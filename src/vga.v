==> flow/design.v <==
module vga
(
    input   wire        CLOCK,
    output  reg  [3:0]  VGA_R,       
    output  reg  [3:0]  VGA_G,       
    output  reg  [3:0]  VGA_B,       
    output  wire        VGA_HS,      
    output  wire        VGA_VS       
);
parameter hz_visible = 800;
parameter hz_front   = 56;
parameter hz_sync    = 120;
parameter hz_back    = 64;
parameter hz_whole   = 1040;
parameter vt_visible  = 600;
parameter vt_front    = 37;
parameter vt_sync     = 6;
parameter vt_back     = 23;
parameter vt_whole    = 666;
assign VGA_HS = x >= (hz_back + hz_visible + hz_front);  
assign VGA_VS = y >= (vt_back + vt_visible + vt_front);  
wire        xmax = (x == hz_whole - 1);
wire        ymax = (y == vt_whole - 1);
reg  [10:0] x    = 0;
reg  [10:0] y    = 0;
wire [9:0]  X    = x - hz_back;  
wire [9:0]  Y    = y - vt_back;  
always @(posedge CLOCK) begin
    x <= xmax ?         0 : x + 1;
    y <= xmax ? (ymax ? 0 : y + 1) : y;
    if (x >= hz_back && x < hz_visible + hz_back &&
        y >= vt_back && y < vt_visible + vt_back)
    begin
         {VGA_R, VGA_G, VGA_B} <= X >= 144 && X < 656 && Y >= 44 && Y < 556 ? 12'h48C : 12'h222;
    end
    else {VGA_R, VGA_G, VGA_B} <= 12'b0;
end
endmodule
==> Reports on vga <==
What the tools print for vga, step after step.
Lines are those of the file above, counted from 1.
Library cell names are shortened.
{ "inputs": {"top_module": "vga", "clock": "CLOCK", "library": "sky130hd", "lib_corner": "tt_025C_1v80"} }

==> After elaboration <==
Yosys after proc, flatten, opt, wreduce and memory -nomap, before mapping. Enables and synchronous resets that opt folds into registers are not counted as muxes. Memory bits, and registers merged into a memory's read port (data or address), are not among the register bits. Print and check cells are not counted. Equal cells are merged and count once.
{ "word_totals": {"regBits": 34, "output_inout_bits": 14, "in_bits": 1, "wordCells": 28} }
{ "op_classes": {"n_reduce_logical": 6, "n_eq": 2, "compare": 10, "addsub": 4, "n_mux": 1} }
{ "op_table": {"columns": ["operator", "n"], "rows": [
  ["adder 11 x 1 -> 11 bit with constant B", 2],
  [">= comparator 11 x 10 -> 1 bit with constant B", 2],
  ["< comparator 11 x 10 -> 1 bit with constant B", 2],
  ["< comparator 10 bit with constant B", 2],
  ["== test 11 x 10 -> 1 bit with constant B", 1],
  ["== test 11 bit with constant B", 1],
  [">= comparator 11 x 5 -> 1 bit with constant B", 1],
  [">= comparator 11 x 7 -> 1 bit with constant B", 1],
  ["two-way mux 11 bit", 1],
  ["subtractor 10 x 5 -> 10 bit with constant B", 1],
  [">= comparator 10 x 6 -> 1 bit with constant B", 1],
  ["subtractor 10 x 7 -> 10 bit with constant B", 1],
  [">= comparator 10 x 8 -> 1 bit with constant B", 1],
  ["logical AND 1 bit", 6]
]} }

==> Longest topological paths <==
Yosys ltp: most cells in a row. Word level: on the elaborated netlist, between registers, memories and ports. Mapped: between sequential cells and ports; inverters and the memories' decode and read muxes count.
{ "logic_depth": {"depth_word": 6, "ABC_AREA": 0, "mapped_depth": 7, "mapped_depth_nobuf": 6} }

==> Netlist <==
Yosys stat after the flow's synthesis: flattened, memories mapped to cells. It holds for the ABC_AREA given above (unset counts as 0); a run with the other value may have another netlist.
The area totals of this step are shown rounded.
{ "synth_totals": {"n_buf": 21, "ffs": 24, "mapped_cells": 168, "sequential_area_um2": 591, "yosys_area_um2": 1580} }
{ "types": {"columns": ["cell_type", "n", "type_area_um2"], "rows": [
  ["edfxtp_1", 11, 330.317],
  ["dfxtp_1", 13, 260.25],
  ["xnor2_1", 11, 96.342],
  ["buf_4", 12, 90.086],
  ["xor2_1", 10, 87.584],
  ["nor2_1", 19, 71.318],
  ["ha_1", 5, 62.56],
  ["nand3_1", 11, 55.053],
  ["buf_6", 3, 33.782],
  ["inv_1", 7, 26.275],
  ["nand2_1", 7, 26.275],
  ["nor4_2", 2, 25.024],
  ["o21ai_0", 5, 25.024],
  ["nor4_4", 1, 21.27],
  ["nor2b_1", 3, 18.768],
  ["nor4_1", 3, 18.768],
  ["o2111ai_1", 2, 17.517],
  ["a211oi_1", 2, 15.014]
]} }
Other cell types: 31; their cells: 41.

==> Path before layout <==
Path of least setup slack by OpenSTA after synthesis, without wires, with an ideal clock, recovery checks aside; 20% of the period is set as input and as output delay. Where synthesis merged equal registers, the netlist keeps one of their names.
{ "synth_timing": {"path_kind": "register -> register", "startpoint": "register x[6]", "endpoint": "register y[0]", "clock_period_ns": 2.11, "path_buffers": 1, "driving_pins": 4, "setup_time_ns": 0.381, "path_slack_ns": 0.220, "required_ns": 1.729, "launch_ns": 0.000, "arrival_time_ns": 1.509, "delay_ns": 1.890, "period_less_setup_slack_ns": 1.89} }
"delay_ns" = arrival - input delay + setup time.
"driving_pins": output pins that drive a net of the path, with the launching flip-flop's if there is one; two outputs of one cell count as two.
"period_less_setup_slack_ns" is the clock period less the worst setup slack; recovery checks do not enter. This is arithmetic on one report: input and output delays are still those of the set period (20% each).
The rows between start and end are the longest chain of elaborated cells between them; the timing report does not say that the signal goes this way. Where chains are equally long, one stands for them.
A line is the first line of the expression or statement that the cell stems from. Yosys adds cells for indexed reads and writes and turns some case tables into memories.
{ "synth_between": {"cell_sequence": "dfxtp_1 > buf_2 > or4_4 > nor4_4", "elab_chain_cells": 1, "cone_cells": 1, "cone_lines": 1, "cone_classes": "eq/ne: 1"} }
{ "synth_lines": {"columns": ["item", "line_no", "source"], "rows": [
  ["start: declaration", 24, "reg  [10:0] x    = 0;"],
  ["start: assignment", 29, "x <= xmax ?         0 : x + 1;"],
  ["== test 11 bit", 22, "wire        xmax = (x == hz_whole - 1);"],
  ["end: assignment", 30, "y <= xmax ? (ymax ? 0 : y + 1) : y;"],
  ["end: declaration", 25, "reg  [10:0] y    = 0;"]
]} }

==> Worst path after layout <==
From the final timing report of stored run 1: the path of least setup slack in the routed layout; clock arrival at registers is part of the times.
{ "layout_timing": {"path_kind": "register -> output", "startpoint": "register y[4]", "endpoint": "output port VGA_VS", "path_buffers": 1, "path_slack_ns": 0.32, "driving_pins": 6, "required_ns": 2.30, "arrival_time_ns": 1.97, "output_delay_ns": 0.57, "launch_ns": 0.32, "clock_period_ns": 2.87} }
The rows between start and end are the longest chain of elaborated cells between them; the timing report does not say that the signal goes this way. Where chains are equally long, one stands for them.
{ "layout_between": {"cell_sequence": "edfxtp_1 > o21ai_0 > a21boi_0 > o21ai_0 > nand2b_1 > clkdlybuf4s50_1", "elab_chain_cells": 1, "cone_cells": 1, "cone_lines": 1, "cone_classes": "compare: 1"} }
{ "layout_lines": {"columns": ["item", "line_no", "source"], "rows": [
  ["start: declaration", 25, "reg  [10:0] y    = 0;"],
  ["start: assignment", 30, "y <= xmax ? (ymax ? 0 : y + 1) : y;"],
  [">= comparator 11 x 10 -> 1 bit", 21, "assign VGA_VS = y >= (vt_back + vt_visible + vt_front);"],
  ["end: declaration", 8, "output  wire        VGA_VS"]
]} }

Memo
Re: implementation data of vga

Flow measurements of vga on sky130hd: 2 stored runs with different settings, listed in no order. Input and output delays are each 20% of the period that was set; the output load is 0.01 pF.
"achievedPeriod_ns" means the clock period less the worst setup slack. The figure is calculated, with input and output delays left at 20% of the set period.
"fin_power_uw": no workload was simulated; the value follows from the tool's default switching activity.
Measured values are rounded.

Stored run 1
==> flow/run.sh <==
#!/bin/bash
# the make line also repeats the synthesis and layout settings of config.mk as NAME=value (left out here)
make -C /OpenROAD-flow-scripts/flow DESIGN_CONFIG=/design/flow/config.mk WORK_HOME=/design/flow/orfs CLKGATE_MAP_FILE= finish
==> flow/config.mk <==
export PLATFORM = sky130hd
export DESIGN_NAME = vga
export DESIGN_NICKNAME = vga
export VERILOG_FILES = /design/flow/design.v
export SDC_FILE = /design/flow/constraint.sdc
export NUM_CORES = 4
export LEC_CHECK = 0
export CAP_MARGIN = 20
export CORE_MARGIN = 2
export CORE_UTILIZATION = 58
export CTS_CLUSTER_DIAMETER = 27
export MAX_ROUTING_LAYER = met5
export PLACE_DENSITY_LB_ADDON = 0.28
export SETUP_SLACK_MARGIN = -0.01
export SLEW_MARGIN = 20
export TNS_END_PERCENT = 15
==> flow/constraint.sdc <==
create_clock -name core_clock -period 2.87 [get_ports {CLOCK}]
set_input_delay 0.5740 -clock core_clock [delete_from_list [all_inputs] [get_ports {CLOCK}]]
set_output_delay 0.5740 -clock core_clock [all_outputs]
set_load 0.01 [all_outputs]

==> results of stored run 1, as JSON <==
{
  "yosys.chip_area_um2": 1580,
  "worstSetupSlack_ns": 0.324,
  "die_footprint_um2": 3150,
  "util_frac": 0.646,
  "fin_power_uw": 607,
  "hold_worst_slack_ns": 0.493,
  "finish.stdcell_area_um2": 1630,
  "timing.setup.tns_ns": 0.000,
  "achievedPeriod_ns": 2.546
}

Stored run 2
==> flow/run.sh <==
#!/bin/bash
# the make line also repeats the synthesis and layout settings of config.mk as NAME=value (left out here)
make -C /OpenROAD-flow-scripts/flow DESIGN_CONFIG=/design/flow/config.mk WORK_HOME=/design/flow/orfs CLKGATE_MAP_FILE= finish
==> flow/config.mk <==
export PLATFORM = sky130hd
export DESIGN_NAME = vga
export DESIGN_NICKNAME = vga
export VERILOG_FILES = /design/flow/design.v
export SDC_FILE = /design/flow/constraint.sdc
export NUM_CORES = 4
export LEC_CHECK = 0
export ABC_AREA = 0
export CAP_MARGIN = 20
export CORE_MARGIN = 5
export CORE_UTILIZATION = 63
export GPL_ROUTABILITY_DRIVEN = 1
export MIN_ROUTING_LAYER = met1
export PLACE_DENSITY = 0.49
export SETUP_SLACK_MARGIN = 0.01
export SLEW_MARGIN = 20
==> flow/constraint.sdc <==
create_clock -name core_clock -period 1.25 [get_ports {CLOCK}]
set_input_delay 0.2500 -clock core_clock [delete_from_list [all_inputs] [get_ports {CLOCK}]]
set_output_delay 0.2500 -clock core_clock [all_outputs]
set_load 0.01 [all_outputs]

==> results of stored run 2, as JSON <==
{
  "outcome": "did not finish, routing stopped with DPL-0038"
}
